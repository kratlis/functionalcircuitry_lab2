==> flow/design.v <==
`timescale 1ns / 1ps
module multer(
    input clk_i,
    input rst_i,
    input [7:0] a_bi,
    input [7:0] b_bi,
    input start_i,
    output wire [1:0] busy_o,
    output reg [15:0] y_bo  
    );
    localparam IDLE = 1'b0;
    localparam WORK = 1'b1;
    reg [2:0] ctr;
    wire [2:0] end_step;
    wire [2:0] part_sum;
    wire [15:0] shifted_part_sum;
    reg [7:0] a, b;
    reg [15:0] part_res;
    reg state;
    assign part_sum = a & {8{b[ctr]}};
    assign shifted_part_sum = part_sum << ctr;
    assign end_step = (ctr == 3'h7);
    assign busy_o = state;
    always @(posedge clk_i) begin
        if (rst_i) begin
            ctr <= 0;
            part_res <= 0;
            y_bo <= 0;
            state <= IDLE;
        end else begin
            case (state)
                IDLE:
                    if (start_i) begin
                        state <= WORK;
                        a <= a_bi;
                        b <= b_bi;
                        ctr <= 0;
                        part_res <= 0;
                    end
                WORK:
                    begin
                        if (end_step) begin
                            state <= IDLE;
                            y_bo <= part_res;
                        end
                        part_res <= part_res + shifted_part_sum;
                        ctr <= ctr +1;
                    end
            endcase
        end
    end
endmodule
`timescale 1ns / 1ps
module root(
    input clk_i,
    input rst_i,
    input start_i,
    input [7:0] x_bi,
    output reg [3:0] y_bo,
    output [1:0] busy_o
);
    localparam IDLE = 2'h0;
    localparam FIRST_WORK = 2'h1;
    localparam SECOND_WORK = 2'h2;
    reg [7:0] x;
    reg [7:0] part_result;
    reg [7:0] b;
    reg [6:0] m;
    reg [1:0] state;
    wire end_step; 
    wire x_above_b;
    assign end_step = (m == 0);
    assign x_above_b = (x >= b);
    assign busy_o = state;
    always @(posedge clk_i)
        if (rst_i) begin
            y_bo <= 0;
            b <= 0;
            state <= IDLE;
        end else begin
            case (state)
                IDLE:
                    if (start_i) begin
                        state <= FIRST_WORK;
                        part_result <= 0;
                        x <= x_bi;
                        m <= 7'b1000000;
                    end
                FIRST_WORK:
                    begin
                        if (!end_step) begin
                           b <= part_result | m;
                           part_result <= part_result >> 1;
                           state <= SECOND_WORK; 
                        end else begin
                            y_bo <= part_result[3:0];    
                            state <= IDLE;
                        end     
                    end
                SECOND_WORK:
                    begin
                        if(x_above_b) begin
                            x <= x - b;
                            part_result = part_result | m;
                        end
                        m <= m >> 2;
                        state <= FIRST_WORK;
                    end    
            endcase
        end    
endmodule
`timescale 1ns / 1ps
module y_function(
    input clk_i,
    input rst_i,
    input [7:0] a_bi,
    input [7:0] b_bi,
    input start_i,
    output busy_o,
    output reg [15:0] res 
    );
    localparam IDLE = 1'b0;
    localparam WORK = 1'b1;
    reg [7:0] a;
    reg [7:0] b;
    reg [23:0] part_result;
    reg state;
    reg start_mult;
    reg start_root;
    wire [15:0] mult_result;
    wire [3:0] root_result;
    wire [1:0] mult_busy;
    wire [1:0] root_busy;
    wire done;
    multer mult0(
        .clk_i(clk_i),
        .rst_i(rst_i),
        .a_bi(a),
        .b_bi(a),
        .start_i(start_mult),
        .busy_o(mult_busy),
        .y_bo(mult_result)
    );
    root root0 (
        .clk_i(clk_i),
        .rst_i(rst_i),
        .start_i(start_root),
        .x_bi(b),
        .busy_o(root_busy),
        .y_bo(root_result)
    );
    assign busy_o = state;
    assign done = root_busy == 0 && mult_busy == 0 && 
    (root_result != 0 && b!=0 || root_result == 0 && b==0 ) && 
    (mult_result != 0 && a!= 0 || mult_result == 0 && a== 0);
    always @(posedge clk_i) begin
        if(rst_i) begin
            state <= IDLE;
            res <= 0;
        end else begin
            case(state)
                IDLE:
                    if(start_i) begin
                        part_result <= 0;
                        a <= a_bi;
                        b <= b_bi;
                        state <= WORK;
                        start_mult <= 1;
                        start_root <= 1;
                    end
                WORK:
                    begin
                        if(done) begin
                            state <= IDLE;
                            res <= mult_result + root_result;
                        end 
                    end      
            endcase
        end
    end
    always @(root_busy) begin
        if(root_busy == 1) start_root <= 0;
    end
    always @(mult_busy) begin
        if(mult_busy == 1) start_mult <= 0;
    end
endmodule
# Step by step through the tools: y_function
# What the tools print for y_function, step after step.
# Lines are those of the file above, counted from 1.
# Cell names lack the library's common part.
# The mark - stands for no value.
[setup]
design = "y_function"
clock_port = "clk_i"
lib = "sky130hd"
corner = "tt_025C_1v80"

# After elaboration
# Yosys after proc, flatten, opt, wreduce and memory -nomap, before mapping. Memory bits, and registers merged into a memory's read port (data or address), are not among the register bits. Print and check cells are not counted.
[op_classes]
n_logic = 6
n_eq = 5
reduce_and_logical = 33
n_shift = 2
mux = 15
cmp = 1
addsub = 4
[op_table]
columns = ["operator", "count"]
rows = [
  ["16-bit parallel mux with 2-bit select", 1],
  ["8-bit parallel mux with 3-bit select", 1],
  ["8-bit two-way mux", 3],
  ["16-bit adder", 1],
  ["16-bit by 4-bit adder with 16-bit output", 1],
  ["16-bit logical NOT", 1],
  ["16-bit nonzero test", 1],
  ["3-bit by 3-bit left shift with 16-bit output", 1],
  ["8-bit logical NOT", 2],
  ["8-bit nonzero test", 2],
  ["8-bit parallel mux with 2-bit select", 1],
  ["7-bit parallel mux with 2-bit select", 1],
  ["2-bit AND reduction", 6],
  ["8-bit by 3-bit indexed select with 1-bit output", 1],
  ["8-bit by 7-bit OR with 8-bit output", 1],
  ["8-bit subtractor", 1],
  ["8-bit >= comparator", 1],
  ["1-bit logical AND", 7],
  ["7-bit logical NOT", 1],
  ["3-bit AND reduction", 2],
  ["3-bit nonzero test", 2],
  ["3-bit parallel mux with 2-bit select", 1],
  ["1-bit NOT", 4],
  ["2-bit logical NOT", 2],
  ["4-bit logical NOT", 1],
  ["4-bit AND reduction", 1],
  ["4-bit nonzero test", 1],
  ["2-bit parallel mux with 2-bit select", 1],
]
# Not listed: further kinds 13, cells in them 17.
[word_totals]
word_cells = 81
output_inout_bits = 17
reg_bits = 114
inputBits = 19

# Longest topological paths
# Yosys ltp: most cells in a row. Word level: on the elaborated netlist, between registers, memories and ports. Mapped: between sequential cells and ports; inverters and the memories' decode and read muxes count.
[depth]
word_depth = 7
abc_area = 0
depth_mapped = 4

# Mapped cells and area
# Source: synth_stat.txt of the flow (Yosys; design flattened, memories mapped). It holds for the ABC_AREA given above (unset counts as 0); a run with the other value may have another netlist.
[mapped]
buffers = 16
area_um2 = 877.1
flip_flops = 22
stdcells = 58
[types]
columns = ["cell_type", "count", "type_area_um2"]
rows = [
  ["edfxtp_1", 16, 480.461],
  ["buf_4", 16, 120.115],
  ["dfxtp_1", 6, 120.115],
  ["ha_1", 2, 25.024],
  ["mux2i_1", 2, 20.019],
  ["nor2_1", 4, 15.014],
  ["nor3b_1", 2, 15.014],
  ["nor4b_2", 1, 15.014],
  ["a211oi_2", 1, 12.512],
  ["nor4_1", 2, 12.512],
  ["and4_1", 1, 8.758],
  ["nor4b_1", 1, 8.758],
  ["xnor2_1", 1, 8.758],
  ["or2_2", 1, 6.256],
  ["nor3_1", 1, 5.005],
  ["conb_1", 1, 3.754],
]
# By module: a second synthesis without flattening, with its own total; a netlist apart from the flattened one above.
[hier_totals]
cells_unflattened = 602
area_unflattened_um2 = 5879.4
# Each row is one instance without its submodules.
[modules]
columns = ["module", "cells", "mod_area_um2", "mod_seq_area_um2", "n_inst"]
rows = [
  ["multer", 280, 2463.6, 1051.0, 1],
  ["root", 170, 1707.9, 830.8, 1],
  ["y_function", 152, 1707.9, 820.8, 1],
]

# Path before layout
# Source: OpenSTA report_checks on the synthesized netlist (no wires, ideal clock, input and output delay 20% of the period each), path of least setup slack; recovery checks are left aside. Register names are those of the netlist, which keeps one name where synthesis merged equal registers.
[synth_path]
kind = "input to register"
startpoint = "in start_i"
endpoint = "reg a[0]"
stages = 1
path_buffers = 0
arrival_ps = 1782
delay_ps = 1653
setup_ps = 413
period_ps = 2710
input_delay_ps = 542
setup_slack_ps = 516
period_less_setup_slack_ps = 2194
# "delay_ps" is the arrival time less input delay plus setup time.
# "stages": output pins that drive a net of the path, with the launching flip-flop's if there is one; two outputs of one cell count as two.
# "period_less_setup_slack_ps" = period - worst setup slack (recovery checks aside). The figure is calculated, with input and output delays left at 20% of the set period.
# The rows between start and end are the longest chain of elaborated cells between them; the timing report does not say that the signal goes this way. Where chains are equally long, one stands for them.
# A line is the first line of the expression or statement that the cell stems from. Yosys adds cells for indexed reads and writes and turns some case tables into memories.
[synth_via]
cell_sequence = "nor3b_1"
elab_chain_len = 1
[synth_lines]
columns = ["element", "line", "rtl"]
rows = [
  ["start: declaration", 118, "input start_i,"],
  ["3-bit AND reduction", "-", ""],
  ["end: assignment", 165, "a <= a_bi;"],
  ["end: declaration", 124, "reg [7:0] a;"],
]

# Path in the finished layout
# From the final timing report of flow run A: the path of least setup slack in the routed layout; clock arrival at registers is part of the times.
# The report prints the path's times to 10 ps; the period is as set.
[layout_path]
kind = "register to output"
startpoint = "reg state"
endpoint = "out busy_o"
output_delay_ps = 540
path_buffers = 1
arrival_ps = 1270
stages = 2
period_ps = 2680
setup_slack_ps = 870
# At most two assigning lines are given for a register; there are more.
[layout_via]
cell_sequence = "dfxtp_1 -> clkdlybuf4s50_1"
elab_chain_len = 0
[layout_lines]
columns = ["element", "line", "rtl"]
rows = [
  ["start: declaration", 127, "reg state;"],
  ["start: assignment", 158, "state <= IDLE;"],
  ["start: assignment", 167, "state <= WORK;"],
  ["end: declaration", 119, "output busy_o,"],
]

# Module y_function, platform sky130hd: 2 stored runs of the flow (Yosys, OpenROAD) with differing settings, in no particular order. Input and output delays are each 20% of the period that was set; the output load is 0.01 pF.
# "period_less_ws_ps" = clock period - worst setup slack. The figure is calculated, with input and output delays left at 20% of the set period.
# By "worst_path_allowed_less_slack_ps" is meant the share of the clock period that the worst setup path is allowed (20% is reserved at inputs, 20% at outputs), minus its slack. Clock arrival times at its registers enter into it.
# By "final_power_mw" is meant OpenSTA's value without simulated activity: inputs other than the clock are taken to toggle once in ten clock periods, and the tool carries that through the logic.
# "worst_path_allowed_less_slack_ps" is known to 10 ps.

[[run]]
name = "flow run A"
[run.settings]
period_ns = 2.68
CORE_UTILIZATION = 55
SETUP_SLACK_MARGIN = 0.45
PLACE_DENSITY_LB_ADDON = 0.11
CELL_PAD_IN_SITES_GLOBAL_PLACEMENT = 2
ABC_AREA = 0
CTS_CLUSTER_SIZE = 34
CTS_CLUSTER_DIAMETER = 192
MIN_ROUTING_LAYER = "met1"
CAP_MARGIN = 20
CORE_MARGIN = 2
SLEW_MARGIN = 20
[run.results]
yosys.chip_area_um2 = 877.1
design_die_area_um2 = 1930.3
cell_area_final_um2 = 1083.5
finish.utilization_frac = 0.719
timing.setup.ws_ps = 872
final_setup_tns_ps = 0
hold_worst_slack_ps = 454
final_power_mw = 0.6434
period_less_ws_ps = 1808
worst_path_allowed_less_slack_ps = 1270
worstPathKind = "register to output"

[[run]]
name = "flow run B"
[run.settings]
period_ns = 1.76
CORE_UTILIZATION = 63
PLACE_DENSITY_LB_ADDON = 0.18
CORE_MARGIN = 2
TNS_END_PERCENT = 65
GPL_TIMING_DRIVEN = 1
GPL_ROUTABILITY_DRIVEN = 1
CAP_MARGIN = 5
MIN_ROUTING_LAYER = "met1"
SLEW_MARGIN = 20
[run.results]
yosys.chip_area_um2 = 877.1
design_die_area_um2 = 1706.5
cell_area_final_um2 = 1068.5
finish.utilization_frac = 0.821
timing.setup.ws_ps = 137
final_setup_tns_ps = 0
hold_worst_slack_ps = 452
final_power_mw = 0.8833
period_less_ws_ps = 1623
worst_path_allowed_less_slack_ps = 1270
worstPathKind = "register to output"
